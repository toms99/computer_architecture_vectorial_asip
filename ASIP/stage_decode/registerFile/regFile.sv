==> flow/design.v <==
module logic_decoder #(parameter in=4, parameter out=16) (
    input [in-1:0] sel,
    output [out-1:0] data_out
);
    logic [out-1:0] decoded;
    genvar i;
    generate
        for (i = 0; i < out; i = i + 1) begin : DECODE_LOOP
            assign decoded[i] = (i == sel);
        end
    endgenerate
    assign data_out = decoded;
endmodule
module register #
(
    parameter N = 16  
)
(
    input clk,
    input reset,
    input [N-1:0] data_in,
    output [N-1:0] data_out
);
    reg [N-1:0] my_register;  
    always @(posedge clk or posedge reset) begin
        if (reset) begin
            my_register <= 0;  
        end
        else begin
            my_register <= data_in;  
        end
    end
    assign data_out = my_register;  
endmodule
module register_en #
(
    parameter N = 16  
)
(
    input clk,
    input reset,
	 input enable,
    input [N-1:0] data_in,
    output [N-1:0] data_out
);
    reg [N-1:0] my_register;  
    always @(negedge clk or posedge reset) begin
        if (reset) begin
            my_register <= 0;  
        end
        else begin
				if (enable)  my_register <= data_in;  
        end
    end
    assign data_out = my_register;  
endmodule
module vector_extender #(parameter vectorSize = 4, parameter dataSize = 16) (
    input [dataSize-1:0] inData,
    output [vectorSize-1:0] [dataSize-1:0] outData
);
    generate
        genvar i;
        for (i = 0; i < vectorSize; i = i + 1) begin : VECTOR_BLOCK
            assign outData[i] = inData;
        end
    endgenerate
endmodule
module regFile #(
    parameter registerSize = 16,
    parameter registerQuantity = 4,
    parameter selectionBits = 2,  
    parameter vectorSize = 4)
(
    input clk, reset,
    input regWrEnSc, regWrEnVec,
    input [selectionBits-1:0] rSel1, rSel2,
    input [selectionBits-1:0] regToWrite,
    input [vectorSize-1:0] [registerSize-1:0] dataIn,
    output [vectorSize-1:0] [registerSize-1:0] operand1, operand2
);
    logic [registerSize-1:0] scalar_reg1Out, scalar_reg2Out;
    logic [vectorSize-1:0] [registerSize-1:0] vector_reg1Out, vector_reg2Out;
    logic [vectorSize-1:0] [registerSize-1:0] vectorized_scalar_reg1Out, vectorized_scalar_reg2Out;
    scalarRegisterFile #(registerSize, 16, selectionBits) scalarRegisters(
        .clk(clk), .reset(reset),
        .regWrEn(regWrEnSc), .rSel1(rSel1), .rSel2(rSel2),
        .regToWrite(regToWrite), .dataIn(dataIn[0]),  
        .reg1Out(scalar_reg1Out), .reg2Out(scalar_reg2Out)
    );
    vector_extender #(vectorSize, registerSize) scalar_reg1_extender(
        .inData(scalar_reg1Out), .outData(vectorized_scalar_reg1Out)
    );
    vector_extender #(vectorSize, registerSize) scalar_reg2_extender(
        .inData(scalar_reg2Out), .outData(vectorized_scalar_reg2Out)
    );
    vecRegisterFile #(
        registerSize, registerQuantity, selectionBits-1, vectorSize
    ) vectorialRegisters(
        .clk(clk), .reset(reset),
        .regWrEn(regWrEnVec), .rSel1(rSel1), .rSel2(rSel2), 
        .regToWrite(regToWrite), .regWriteData(dataIn),
        .reg1Out(vector_reg1Out), .reg2Out(vector_reg2Out)
    );
    assign operand1 = rSel1[selectionBits-2] ? vectorized_scalar_reg1Out : vector_reg1Out;
    assign operand2 = rSel2[selectionBits-2] ? vectorized_scalar_reg2Out : vector_reg2Out;
endmodule
module scalarRegisterFile #(
    parameter registerSize=16, 
    parameter registerQuantity=4,
    parameter selectionBits=2
) (
    input clk, reset,
    input regWrEn,
    input [selectionBits-1:0] rSel1, rSel2, regToWrite,
    input [registerSize-1:0] dataIn,
    output [registerSize-1:0] reg1Out, reg2Out
);
    logic [registerQuantity-1:0] reg_N_WrEn;
    logic [registerQuantity-1:0] [registerSize-1:0] reg_N_Out;
    logic_decoder #(.in(selectionBits), .out(registerQuantity)) regWrDecoder(
        .sel(regToWrite), .data_out(reg_N_WrEn)
    );
    generate
        genvar i;
        for (i = 0; i < registerQuantity; i = i + 1) begin: REGISTER_BLOCK
            register_en #(registerSize) r (
                .clk(clk), .reset(reset), .enable(reg_N_WrEn[i] & regWrEn),
                .data_in(dataIn), .data_out(reg_N_Out[i])
            );
        end
    endgenerate
    assign reg1Out = reg_N_Out[rSel1];
    assign reg2Out = reg_N_Out[rSel2];
endmodule
module vecRegisterFile #(
    parameter registerSize = 16,
    parameter registerQuantity = 4,
    parameter selectionBits = 2,
    parameter vectorSize = 4
) (
    input clk, reset,
    input regWrEn,
    input [selectionBits-1:0] rSel1, rSel2, regToWrite,
    input [vectorSize-1:0] [registerSize-1:0] regWriteData,
    output [vectorSize-1:0] [registerSize-1:0] reg1Out,
    output [vectorSize-1:0] [registerSize-1:0] reg2Out
);
    logic [registerQuantity-1:0] reg_N_WrEn;
    logic [registerQuantity-1:0] [vectorSize-1:0] [registerSize-1:0] reg_N_Out;
    logic_decoder #(.in(selectionBits), .out(registerQuantity)) regWrDecoder(
        .sel(regToWrite), .data_out(reg_N_WrEn)
    );
    generate
        genvar j;
        genvar i;
        for (j = 0; j < vectorSize; j = j + 1) begin: VECTOR_BLOCK
            for (i = 0; i < registerQuantity; i = i + 1) begin: REGISTER_BLOCK
                register #(registerSize) r (
                    .clk(clk & reg_N_WrEn[i] & regWrEn), .reset(reset),
                    .data_in(regWriteData[j]), .data_out(reg_N_Out[i][j])
                );
            end
        end
    endgenerate
    generate
        genvar k;
        for (k = 0; k < vectorSize; k = k + 1) begin: OUT_VECTOR_BLOCK
            assign reg1Out[k] = reg_N_Out[rSel1][k];
            assign reg2Out[k] = reg_N_Out[rSel2][k];
        end
    endgenerate
endmodule
# From RTL to reports: regFile
# The steps from the RTL of regFile to its reports follow in flow order.
# Lines are those of the file above, counted from 1.
# Library cell names are shortened.
# The mark n/a stands for no value.
# design
top_module	regFile
clk_port	clk
library	sky130hd
pvt_corner	tt_025C_1v80

# After elaboration
# Counts by Yosys on the flattened word-level netlist (proc, flatten, opt, wreduce; memories kept). Register bits leave out memories and registers merged into their read ports (data or address); mux counts leave out enables and synchronous resets folded into registers. Print and check cells are left out. Cells with the same type and inputs are merged into one.
# classes
n_addsub	6
n_eq	3
shifts	10
muxes	2
bitwise	9
reduce_logical	1
# op_table
op	n
variable part select 256 x 32 -> 16 bit	6
variable part select 256 x 7 -> 16 bit	2
variable part select 256 x 8 -> 16 bit	2
2-to-1 mux 64 bit	2
adder 7 x 6 -> 8 bit (second input constant)	4
adder 7 x 5 -> 8 bit (second input constant)	2
AND 1 bit	8
equality test 2 bit (first input constant)	2
equality test 1 x 2 -> 1 bit (first input constant)	1
logical NOT 2 bit	1
inverter 1 bit	1
# word_totals
reg_bits	192
inputBits	74
output_inout_bits	128
word_cells	43

# Logic depth
# Yosys ltp: most cells in a row. Word level: on the elaborated netlist, between registers, memories and ports. Mapped: between sequential cells and ports; inverters and the memories' decode and read muxes count.
# logic_depth
depth_word	3
ABC_AREA	0
ltp_mapped	4
ltp_nobuf	2

# After synthesis
# Yosys stat after the flow's synthesis: flattened, memories mapped to cells. It holds for the ABC_AREA given above (unset counts as 0); a run with the other value may have another netlist.
# Totals and module areas in this step are rounded.
# types
type	n	area_total_um2
dfrtp_1	64	1.6E+03
dfrtn_1	32	800.768
a21oi_1	128	640.614
nor2_1	129	484.214
mux2_2	32	360.346
mux2i_1	32	320.307
clkbuf_1	17	63.811
buf_1	11	41.29
buf_4	3	22.522
buf_2	3	15.014
buf_6	1	11.261
nand3b_2	1	11.261
nand3_2	1	10.01
inv_1	1	3.754
nand2_1	1	3.754
# mapped
stdcells	456
mapped_area_um2	4400
sequential_area_um2	2400
ffs	96
buffers	35
# By module: a second synthesis without flattening, with its own total; a netlist apart from the flattened one above.
# unflattened
hier_cells	756
area_unflattened_um2	12000
# Each row is one instance without its submodules.
# modules
mod	n_inst	cells	area_um2	mod_seq_area_um2
register #(N=16)	8	17	400	400
register_en #(N=16)	4	35	650	400
vecRegisterFile	1	144	2200	0.0
regFile	1	142	2200	0.0
vector_extender	2	64	480	0.0
scalarRegisterFile	1	44	870	0.0
logic_decoder	1	17	120	0.0
logic_decoder	1	5	30	0.0

# Flow runs of regFile

Below are 2 stored runs of the flow (Yosys, OpenROAD; platform sky130hd) on regFile, each with its settings and what was measured, unordered. Constraints: input delay and output delay 20% of the set period each, output load 0.01 pF.
"final_power_mw" rests on the timing tool's default activity at the inputs, not on a simulated workload.
Measured values are rounded.

Job 1, flow files:
==> flow/run.sh <==
#!/bin/bash
# the make line also repeats the synthesis and layout settings of config.mk as NAME=value (left out here)
make -C /OpenROAD-flow-scripts/flow DESIGN_CONFIG=/design/flow/config.mk WORK_HOME=/design/flow/orfs CLKGATE_MAP_FILE= finish
==> flow/config.mk <==
export PLATFORM = sky130hd
export DESIGN_NAME = regFile
export DESIGN_NICKNAME = regFile
export VERILOG_FILES = /design/flow/design.v
export SDC_FILE = /design/flow/constraint.sdc
export NUM_CORES = 4
export LEC_CHECK = 0
export CAP_MARGIN = 20
export CORE_MARGIN = 2
export CORE_UTILIZATION = 40
export SLEW_MARGIN = 20
==> flow/constraint.sdc <==
create_clock -name core_clock -period 3.86 [get_ports {clk}]
set_input_delay 0.7720 -clock core_clock [delete_from_list [all_inputs] [get_ports {clk}]]
set_output_delay 0.7720 -clock core_clock [all_outputs]
set_load 0.01 [all_outputs]

==> results of job 1, as CSV <==
result,value
total_negative_slack_ps,-86000
die_area_um2,12000
fin_util_frac,0.67
setup_ws_ps,-760
synth_chip_area_um2,4400
final_power_mw,2.5

Job 2, flow files:
==> flow/run.sh <==
#!/bin/bash
# the make line also repeats the synthesis and layout settings of config.mk as NAME=value (left out here)
make -C /OpenROAD-flow-scripts/flow DESIGN_CONFIG=/design/flow/config.mk WORK_HOME=/design/flow/orfs CLKGATE_MAP_FILE= finish
==> flow/config.mk <==
export PLATFORM = sky130hd
export DESIGN_NAME = regFile
export DESIGN_NICKNAME = regFile
export VERILOG_FILES = /design/flow/design.v
export SDC_FILE = /design/flow/constraint.sdc
export NUM_CORES = 4
export LEC_CHECK = 0
export CAP_MARGIN = 30
export CELL_PAD_IN_SITES_DETAIL_PLACEMENT = 1
export CORE_ASPECT_RATIO = 1.07
export CORE_MARGIN = 6
export CORE_UTILIZATION = 25
export GPL_TIMING_DRIVEN = 1
export SETUP_SLACK_MARGIN = -0.01
export SLEW_MARGIN = 0
==> flow/constraint.sdc <==
create_clock -name core_clock -period 3.82 [get_ports {clk}]
set_input_delay 0.7640 -clock core_clock [delete_from_list [all_inputs] [get_ports {clk}]]
set_output_delay 0.7640 -clock core_clock [all_outputs]
set_load 0.01 [all_outputs]

==> results of job 2, as CSV <==
result,value
fin_util_frac,0.47
total_negative_slack_ps,-100000
die_area_um2,21000
synth_chip_area_um2,4400
setup_ws_ps,-900
final_power_mw,3.0
